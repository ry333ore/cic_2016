==> flow/design.v <==
`timescale 1ns/10ps
module LBP ( clk, reset, gray_addr, gray_req, gray_ready, gray_data, lbp_addr, lbp_valid, lbp_data, finish);
input   	clk;
input   	reset;
output  [13:0] 	gray_addr;
output         	gray_req;
input   	gray_ready;
input   [7:0] 	gray_data;
output  [13:0] 	lbp_addr;
output  	lbp_valid;
output  [7:0] 	lbp_data;
output  	finish;
reg         	gray_req;
reg  	        lbp_valid;
reg  [13:0] 	gray_addr;
wire [13:0]     lbp_addr;
assign lbp_addr = gray_addr;
reg  [7:0] 	    lbp_data;
reg  	        finish;
reg [5:0] cs,ns;
parameter RST=0,READ_gc=1,READ_gn=2,LBP=3,WRITE=4,FINISH=5;
reg [3:0] cnt; 
reg [13:0] num; 
reg [7:0] gc;
reg [7:0] two;
always@(posedge clk or posedge reset)begin
    if(reset)begin
        cs <= 'd0;
        cs[RST] <= 1'd1;
    end
    else cs <= ns;
end
always@(*)begin
    ns = 'd0;
    case (1'd1)
        cs[RST]:begin
            if(gray_ready)              ns[READ_gc] = 1'd1;
            else                        ns[RST] = 1'd1;
        end                 
        cs[READ_gc]:                    ns[READ_gn] = 1'd1;
        cs[READ_gn]:begin
            if(cnt==4'd9)               ns[WRITE] = 1'd1;
            else                        ns[LBP] = 1'd1;
        end           
        cs[LBP]:                        ns[READ_gn] = 1'd1;
        cs[WRITE]:begin
            if(gray_addr == 14'd16254)  ns[FINISH] = 1'd1;
            else                        ns[READ_gc] = 1'd1;
        end
        cs[FINISH]:                     ns[FINISH] = 1'd1;
    endcase
end
always @(posedge clk or posedge reset) begin
    if(reset)begin
        gc <= 8'd0;
        gray_req <= 1'd0;
        lbp_valid <= 1'd0;
        gray_addr <= 14'd128;
        lbp_data <= 8'd0;
        finish <= 1'd0;
        num <= -14'd129;
        cnt <= 4'd0;
        two <= 8'b00000001;
    end
    else begin
        case (1'd1)
            ns[RST]:begin
            gc <= 8'd0;
            gray_req <= 1'd0;
            lbp_valid <= 1'd0;
            gray_addr <= 14'd128;
            lbp_data <= 8'd0;
            finish <= 1'd0;
            num <= -14'd129;
            cnt <= 4'd0;
            two <= 8'b00000001;
            end
            ns[READ_gc]:begin
                lbp_data <= 1'd0;
                lbp_valid <= 1'd0;
                gray_req <= 1'd1;
                cnt <= 4'd0;
                if(((gray_addr - 14'd126) & 7'h7F) == 0) gray_addr <= gray_addr + 14'd3;  
                else gray_addr <= gray_addr + 14'd1;
            end
            ns[READ_gn]:begin
                gray_req <= 1'd1;
                gray_addr <= gray_addr + num;
                cnt <= cnt+4'd1;
                case (cnt)
                    4'd0: begin
                        num <= 14'd1;
                        gc <= gray_data;
                    end
                    4'd1: num <= 14'd1;
                    4'd2: num <= 14'd126;
                    4'd3: num <= 14'd2;
                    4'd4: num <= 14'd126;
                    4'd5: num <= 14'd1;
                    4'd6: num <= 14'd1;
                    4'd7: num <= -14'd129;
                    4'd8: num <= num;
                endcase
            end
            ns[LBP]:begin
                gray_req <=1'd0;
                two <= {two[6:0],1'd0};
                if(gray_data>=gc)begin
                    lbp_data <= lbp_data + two; 
                end
                else begin
                    lbp_data <= lbp_data;
                end
            end
            ns[WRITE]:begin
                lbp_valid <= 1'd1;
                gray_req <= 1'd0;
                two <= 8'b00000001;
            end
            ns[FINISH]:begin
                lbp_valid <= 1'd0;
                finish <= 1'd1;
            end
        endcase
    end    
end
endmodule
# From RTL to reports: LBP
# Tool output for the design above, in the order of the flow.
# Lines are those of the file above, counted from 1.
# Operators carry their Yosys type and port widths (W data, S select, Z words).
# Cell names lack the library's common part.
# Not given: -
dict set report inputs {
  top_module {LBP}
  clk_port {clk}
  cell_library {sky130hd}
  lib_corner {tt_025C_1v80}
}

# Word-level counts
# Source: Yosys, flattened and elaborated, memories not mapped. Widths are those after wreduce. Registers that Yosys merges into a memory's read port (data or address) are not register bits. Print and check cells do not count. Equal cells are merged and count once.
dict set report classes {
  reduce_and_logical 20
  equal 15
  n_addsub 6
  compare 1
  n_mux 67
}
# cell n
set ops {}
lappend ops {{$mux W8} 14}
lappend ops {{$mux W14} 7}
lappend ops {{$pmux W14 S4} 1}
lappend ops {{$mux W1} 39}
lappend ops {{$logic_not A32 Y1} 1}
lappend ops {{$eq A4 B3 Y1 const B} 4}
lappend ops {{$reduce_and A3 Y1} 5}
lappend ops {{$add A14 B1 Y14 const B} 1}
lappend ops {{$add A14 B14 Y14} 1}
lappend ops {{$eq A14 B14 Y1 const B} 1}
lappend ops {{$add A14 B2 Y14 const B} 1}
lappend ops {{$reduce_bool A3 Y1} 4}
lappend ops {{$mux W4} 3}
lappend ops {{$reduce_bool A5 Y1} 2}
lappend ops {{$eq A4 B2 Y1 const B} 2}
lappend ops {{$add A8 B8 Y8} 1}
lappend ops {{$ge A8 B8 Y1} 1}
lappend ops {{$sub A7 B7 Y7 const B} 1}
lappend ops {{$ne A2 B2 Y1 const B} 3}
lappend ops {{$reduce_bool A2 Y1} 3}
lappend ops {{$ne A3 B3 Y1 const B} 2}
lappend ops {{$mux W2} 3}
lappend ops {{$reduce_and A5 Y1} 1}
lappend ops {{$add A4 B1 Y4 const B} 1}
lappend ops {{$eq A4 B1 Y1 const B} 1}
lappend ops {{$eq A4 B4 Y1 const B} 1}
lappend ops {{$logic_not A4 Y1} 1}
lappend ops {{$reduce_bool A4 Y1} 1}
# Other operator kinds: 3; their cells: 3.
dict set report word_totals {
  ff_bits 65
  wordCells 119
  out_inout_bits 39
}

# Longest topological paths
# Longest topological path by Yosys (ltp), each cell counted once; first at word level (registers and memories cut), then after technology mapping (sequential cells cut; the memories' decode and read muxes count).
dict set report logic_depth {
  depth_word 13
  ABC_AREA 0
  depth_mapped 15
  ltp_nobuf 15
}

# Synthesis result
# Yosys stat after the flow's synthesis: flattened, memories mapped to cells. It holds for the ABC_AREA given above (unset counts as 0); a run with the other value may have another netlist.
# The area totals of this step are shown rounded.
dict set report synth_totals {
  n_buf 18
  seqArea_mm2 0.00139
  cell_count 346
  flip_flops 55
  synth_area_mm2 0.0035
}
# cell n area_total_um2
set types {}
lappend types {dfrtp_1 48 1.2E+03}
lappend types {ha_1 32 400.384}
lappend types {dfstp_2 7 183.926}
lappend types {nand2_1 38 142.637}
lappend types {a22o_1 16 140.134}
lappend types {buf_4 14 105.101}
lappend types {a21oi_1 18 90.086}
lappend types {xor2_1 10 87.584}
lappend types {inv_1 21 78.826}
lappend types {xnor2_1 8 70.067}
lappend types {o21ai_0 13 65.062}
lappend types {nor2_1 16 60.058}
lappend types {o21ai_2 6 52.55}
lappend types {a21o_1 6 45.043}
lappend types {a31oi_4 2 42.541}
lappend types {fa_1 2 40.038}
lappend types {mux2i_1 4 40.038}
lappend types {o21ai_1 8 40.038}
# Other cell types: 46; their cells: 77.

# Path before layout
# OpenSTA on the mapped netlist: ideal clock, no wires. The path of least setup slack (recovery checks aside). Input and output delay are each 20% of the period. Register names are those of the netlist, which keeps one name where synthesis merged equal registers.
dict set report synth_path {
  kind {reg-to-reg}
  start {register gray_addr[1]}
  end {register gray_addr[13]}
  launch_ps 0
  n_path_buf 0
  required_time_ps 3180
  path_slack_ps 241
  t_arrival_ps 2939
  driving_pins 15
  setup_ps 140
  path_delay_ps 3079
  clock_period_ps 3320
  synth_period_reached_ps 3079
}
# "path_delay_ps" = arrival - input delay + setup time.
# "driving_pins" counts driving pins, that of a launching flip-flop among them; a cell with two outputs on the path counts twice.
# "synth_period_reached_ps" = period - worst setup slack (recovery checks aside). The figure is calculated, with input and output delays left at 20% of the set period.
# The rows between start and end are the longest chain of elaborated cells between them; the timing report does not say that the signal goes this way. Where chains are equally long, one stands for them.
# A line is the first line of the expression or statement that the cell stems from. Yosys adds cells for indexed reads and writes and turns some case tables into memories.
# A register here has more assigning lines than the two given.
dict set report synth_via {
  path_cell_list {dfrtp_1 -> nand4_1 -> nor2_1 -> a21boi_2 -> a22oi_2 -> inv_1 -> o21ai_0 -> ha_1 -> a211oi_1 -> o21bai_2 -> o21ai_2 -> a31oi_4 -> xnor2_2 -> mux2i_1 -> o221ai_1}
  elab_chain_len 9
}
# item line
set synth_lines {}
lappend synth_lines {{from (decl)} 5} ;# output [13:0] gray_addr;
lappend synth_lines {{from (assign)} 83} ;# if(((gray_addr - 14'd126) & 7'h7F) == 0) gray_addr <= gray_addr + 14'd3;
lappend synth_lines {{from (assign)} 84} ;# else gray_addr <= gray_addr + 14'd1;
lappend synth_lines {{$eq A14 B14 Y1} 47} ;# if(gray_addr == 14'd16254)  ns[FINISH] = 1'd1;
lappend synth_lines {{$mux W1} 47}
lappend synth_lines {{$mux W1 (5 in a row)} 35} ;# case (1'd1)
lappend synth_lines {{$mux W14 (2 in a row)} 66} ;# case (1'd1)
lappend synth_lines {{to (assign)} 83}
lappend synth_lines {{to (assign)} 84}
lappend synth_lines {{to (decl)} 5}

# Path in the finished layout
# Path of least setup slack in the final report of flow run 1 (OpenROAD, finished layout, wires in). Where an end is a register, its clock arrival counts in the times.
# The report prints the path's times to 10 ps; the period is as set.
dict set report layout_path {
  kind {reg-to-reg}
  start {register gray_addr[1]}
  end {register gray_addr[13]}
  t_arrival_ps 3730
  setup_ps 120
  clock_period_ps 3900
  launch_ps 310
  driving_pins 15
  required_time_ps 4090
  path_slack_ps 350
  n_path_buf 0
}
# The rows between start and end are the longest chain of elaborated cells between them; the timing report does not say that the signal goes this way. Where chains are equally long, one stands for them.
# A register here has more assigning lines than the two given.
dict set report layout_via {
  path_cell_list {dfrtp_1 -> nand4_1 -> nor2_1 -> a21boi_2 -> a22oi_2 -> inv_1 -> o21ai_0 -> ha_1 -> a211oi_1 -> o21bai_2 -> o21ai_2 -> a31oi_4 -> xnor2_2 -> mux2i_1 -> o221ai_1}
  elab_chain_len 9
}
# item line
set layout_lines {}
lappend layout_lines {{from (decl)} 5} ;# output [13:0] gray_addr;
lappend layout_lines {{from (assign)} 83} ;# if(((gray_addr - 14'd126) & 7'h7F) == 0) gray_addr <= gray_addr + 14'd3;
lappend layout_lines {{from (assign)} 84} ;# else gray_addr <= gray_addr + 14'd1;
lappend layout_lines {{$eq A14 B14 Y1} 47} ;# if(gray_addr == 14'd16254)  ns[FINISH] = 1'd1;
lappend layout_lines {{$mux W1} 47}
lappend layout_lines {{$mux W1 (5 in a row)} 35} ;# case (1'd1)
lappend layout_lines {{$mux W14 (2 in a row)} 66} ;# case (1'd1)
lappend layout_lines {{to (assign)} 83}
lappend layout_lines {{to (assign)} 84}
lappend layout_lines {{to (decl)} 5}

## Implementation results

Settings and measured results of 2 stored flow runs for module LBP (sky130hd), not sorted in any way. The constraints put input and output delay at 20% of the set period each and load the outputs with 0.01 pF.
"clock_period_reached_ps": clock period set for the run, less the worst setup slack. It is reckoned from that one timing run; input and output delays stay at 20% of the period that was set.
"worst_path_time_ps" means the part of the period allowed to the worst setup path (the constraints hold back 20% at inputs and 20% at outputs) less its slack; where the path has registers, the arrival times of their clocks count too.
"power_uw" is the tool's figure for a default switching activity; nothing was simulated.
"worst_path_time_ps" is given in steps of 10 ps.
The measured numbers are rounded.

[flow] flow run 1: files
==> flow/run.sh <==
#!/bin/bash
# the make line also repeats the synthesis and layout settings of config.mk as NAME=value (left out here)
make -C /OpenROAD-flow-scripts/flow DESIGN_CONFIG=/design/flow/config.mk WORK_HOME=/design/flow/orfs CLKGATE_MAP_FILE= finish
==> flow/config.mk <==
export PLATFORM = sky130hd
export DESIGN_NAME = LBP
export DESIGN_NICKNAME = LBP
export VERILOG_FILES = /design/flow/design.v
export SDC_FILE = /design/flow/constraint.sdc
export NUM_CORES = 4
export LEC_CHECK = 0
export CAP_MARGIN = 20
export CORE_MARGIN = 2
export CORE_UTILIZATION = 40
export SETUP_SLACK_MARGIN = -0.15
export SLEW_MARGIN = 20
==> flow/constraint.sdc <==
create_clock -name core_clock -period 3.9 [get_ports {clk}]
set_input_delay 0.7800 -clock core_clock [delete_from_list [all_inputs] [get_ports {clk}]]
set_output_delay 0.7800 -clock core_clock [all_outputs]
set_load 0.01 [all_outputs]

[flow] flow run 1: metrics
[metrics] synthArea_mm2 = 0.0035
[metrics] die_mm2 = 0.00952
[metrics] post_route_stdcell_area_mm2 = 0.00414
[metrics] final_util_pct = 48.2
[metrics] setup_ws_ps = 351
[metrics] final_setup_tns_ps = 0
[metrics] hold_worst_slack_ps = 483
[metrics] power_uw = 1000
[metrics] clock_period_reached_ps = 3549
[metrics] worst_path_time_ps = 3550
[metrics] critical_path_kind = reg-to-reg

[flow] flow run 2: files
==> flow/run.sh <==
#!/bin/bash
# the make line also repeats the synthesis and layout settings of config.mk as NAME=value (left out here)
make -C /OpenROAD-flow-scripts/flow DESIGN_CONFIG=/design/flow/config.mk WORK_HOME=/design/flow/orfs CLKGATE_MAP_FILE= finish
==> flow/config.mk <==
export PLATFORM = sky130hd
export DESIGN_NAME = LBP
export DESIGN_NICKNAME = LBP
export VERILOG_FILES = /design/flow/design.v
export SDC_FILE = /design/flow/constraint.sdc
export NUM_CORES = 4
export LEC_CHECK = 0
export ABC_AREA = 1
export CAP_MARGIN = 30
export CELL_PAD_IN_SITES_DETAIL_PLACEMENT = 2
export CELL_PAD_IN_SITES_GLOBAL_PLACEMENT = 2
export CORE_MARGIN = 2
export CORE_UTILIZATION = 58
export GPL_TIMING_DRIVEN = 0
export HOLD_SLACK_MARGIN = 0.13
export PLACE_DENSITY_LB_ADDON = 0.23
export SETUP_SLACK_MARGIN = 0.26
export SLEW_MARGIN = 30
export TNS_END_PERCENT = 40
==> flow/constraint.sdc <==
create_clock -name core_clock -period 3.9 [get_ports {clk}]
set_input_delay 0.7800 -clock core_clock [delete_from_list [all_inputs] [get_ports {clk}]]
set_output_delay 0.7800 -clock core_clock [all_outputs]
set_load 0.01 [all_outputs]

[flow] flow run 2: unfinished; error FLW-0024 in placement
